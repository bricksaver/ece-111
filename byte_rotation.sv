==> flow/design.v <==
module byte_rotation(input logic clk, reset_n, start,
							input logic [15:0] message_addr, size, output_addr,
							output logic done, mem_clk, mem_we,
							output logic [15:0] mem_addr,
							output logic [31:0] mem_write_data,
							input logic [31:0] mem_read_data);
	function logic [31:0] byte_rotate(input logic [31:0] value);
		byte_rotate = {value[23:16], value[15:8], value[7:0], value[31:24]};
	endfunction
	logic [15:0] count;
	logic [15:0] temp_write_addr;
	logic [15:0] temp_read_addr;
	enum logic [2:0] {IDLE=3'b000, READ_1=3'b001, READ_2=3'b010, WRITE_1=3'b011, WRITE_2=3'b100} state;
	assign mem_clk = clk;
	assign done = (state === IDLE);
	always_ff@(posedge clk, negedge reset_n) begin
		if (!reset_n) begin
			state <= IDLE;
		end 
		else begin
			case (state)
				IDLE:
					if (start) begin
						count <= size;  
						temp_read_addr <= message_addr;
						temp_write_addr <= output_addr;
						state <= READ_1;
					end
				READ_1: begin
					mem_addr <= temp_read_addr;
					mem_we <= 0;  
					temp_read_addr <= temp_read_addr + 1;
					state <= READ_2;
				end
				READ_2: begin
					mem_addr <= temp_read_addr;
					mem_we <= 0;  
					temp_read_addr <= temp_read_addr + 1;
					state <= WRITE_1;
				end
				WRITE_1:  
					if (count > 0) begin
						mem_addr <= temp_write_addr;
						mem_write_data <= byte_rotate(mem_read_data);  
						mem_we <= 1;  
						temp_write_addr <= temp_write_addr + 1;
						count <= count - 1;
						state <= WRITE_2;
					end 
					else begin
						state <= IDLE;
					end
				WRITE_2:  
					if (count > 0) begin
						mem_addr <= temp_write_addr;
						mem_write_data <= byte_rotate(mem_read_data);  
						mem_we <= 1;  
						temp_write_addr <= temp_write_addr + 1;
						count <= count - 1;
						state <= READ_1;
					end 
					else begin
						state <= IDLE;
					end
			endcase
		end
	end
endmodule	
### From RTL to reports: byte_rotation

What the tools print for byte_rotation, step after step.
Lines are those of the file above, counted from 1.
Library cell names are shortened.
A cell with -- has no value.

| design | value |
|---|---|
| top | byte_rotation |
| clock input | clk |
| cell library | sky130hd |
| timing corner | tt_025C_1v80 |

### Word level

Source: Yosys, flattened and elaborated, memories not mapped. Widths are those after wreduce. Registers that Yosys merges into a memory's read port (data or address) are not register bits. Print and check cells do not count.

| storage and ports | value |
|---|---|
| input port bits | 83 |
| register bits after elaboration | 100 |
| elaborated cells | 49 |
| output and inout port bits | 51 |

| cells by class | value |
|---|---|
| magnitude comparators | 1 |
| muxes and demuxes | 18 |
| $add $sub $neg | 3 |
| reduce/logical cells | 13 |
| equality and inequality tests | 7 |

Operators with widths:

| operator | count |
|---|---|
| case mux 16 bit (select 2 bit) | 4 |
| 2-to-1 mux 16 bit | 6 |
| 2-to-1 mux 32 bit | 2 |
| adder 16 x 1 -> 16 bit with constant B | 2 |
| subtractor 16 x 1 -> 16 bit with constant B | 1 |
| greater-than comparator 16 x 1 -> 1 bit with constant B | 1 |
| case mux 3 bit (select 5 bit) | 1 |
| AND reduction 3 bit | 3 |
| equality test 3 x 2 -> 1 bit with constant B | 2 |
| nonzero test 3 bit | 2 |
| 2-to-1 mux 3 bit | 2 |
| nonzero test 5 bit | 1 |
| nonzero test 2 bit | 2 |
| OR reduction 2 bit | 2 |
| AND reduction 4 bit | 1 |
| equality test 3 x 1 -> 1 bit with constant B | 1 |
| case equality test 3 x 1 -> 1 bit with constant B | 1 |
| equality test 3 bit with constant B | 1 |
| zero test 3 bit | 1 |
| inequality test 2 x 1 -> 1 bit with constant B | 1 |
| inequality test 2 bit with constant B | 1 |
| AND reduction 2 bit | 1 |
| case mux 1 bit (select 2 bit) | 1 |
| 2-to-1 mux 1 bit | 2 |

### Logic depth

Longest topological path by Yosys (ltp), each cell counted once; first at word level (registers and memories cut), then after technology mapping (sequential cells cut; the memories' decode and read muxes count).

| logic depth | value |
|---|---|
| word-level depth | 4 |
| ABC_AREA | 0 |
| gate-level depth with buffers | 6 |

### Synthesis result

Source: synth_stat.txt of the flow (Yosys; design flattened, memories mapped). It holds for the ABC_AREA given above (unset counts as 0); a run with the other value may have another netlist.

| synthesis totals | value |
|---|---|
| flip-flop cells | 102 |
| mapped cells | 394 |
| cell area after synthesis | 4578.1 um^2 |

Cells by type:

| cell type | count | total area (um^2) |
|---|---|---|
| edfxtp_1 | 97 | 2.91E+03 |
| nand2_1 | 87 | 326.563 |
| xnor2_1 | 32 | 280.269 |
| o21ai_0 | 44 | 220.211 |
| dfrtp_1 | 4 | 100.096 |
| nor2_1 | 23 | 86.333 |
| xor2_1 | 8 | 70.067 |
| nor4_1 | 11 | 68.816 |
| nand3_1 | 12 | 60.058 |
| a21oi_1 | 11 | 55.053 |
| nor3_1 | 11 | 55.053 |
| clkbuf_1 | 13 | 48.797 |
| nand4_1 | 7 | 43.792 |
| ha_1 | 3 | 37.536 |
| inv_1 | 9 | 33.782 |
| dfstp_2 | 1 | 26.275 |
| or3_1 | 4 | 25.024 |
| or4_1 | 2 | 15.014 |

Other cell types: 14; their cells: 15.

==> runs of byte_rotation <==
Settings and measured results of 2 stored flow runs for module byte_rotation (sky130hd), not sorted in any way. The constraints put input and output delay at 20% of the set period each and load the outputs with 0.01 pF.
"achieved clock period" = clock period - worst setup slack. The figure is calculated, with input and output delays left at 20% of the set period.
"worst setup path time": the worst setup path's part of the clock period (all of it between registers, 20% less for each end at a port) less its slack. A launch clock that arrives late makes it longer, a capture clock that arrives late makes it shorter.
"total power of the final layout" is the tool's figure for a default switching activity; nothing was simulated.
"worst setup path time" is known to 10 ps.
A setting shown as -- is not set for that run.
Results: -- = not shown.

| run name | period_ns | CORE_UTILIZATION | PLACE_DENSITY_LB_ADDON | CORE_ASPECT_RATIO | CORE_MARGIN | CELL_PAD_IN_SITES_DETAIL_PLACEMENT | ABC_AREA | CTS_CLUSTER_DIAMETER | SLEW_MARGIN | MAX_ROUTING_LAYER | CAP_MARGIN | HOLD_SLACK_MARGIN | setup slack of the worst path (ps) | achieved clock period (ps) | final utilization (%) | worst setup path time (ps) | worst setup path kind | standard-cell area after routing (um^2) | synthesized cell area (um^2) | die size (um^2) | total power of the final layout (mW) | total negative slack (ps) |
|---|---|---|---|---|---|---|---|---|---|---|---|---|---|---|---|---|---|---|---|---|---|---|
| run 1 | 2.07 | 41 | 0.26 | 1.02 | 2 | 0 | 0 | 194 | 5 | met4 | 20 | -- | 30 | 2040 | 60.9 | 2040 | register to register | 6538.8 | 4578.1 | 12027.5 | 4.416 | 0 |
| run 2 | 2.82 | 18 | 0.25 | -- | 9 | -- | 0 | 399 | 20 | -- | 0 | 0.04 | 131 | -- | 27.2 | -- | -- | 6718.9 | 4578.1 | 31499.2 | 3.826 | 0 |
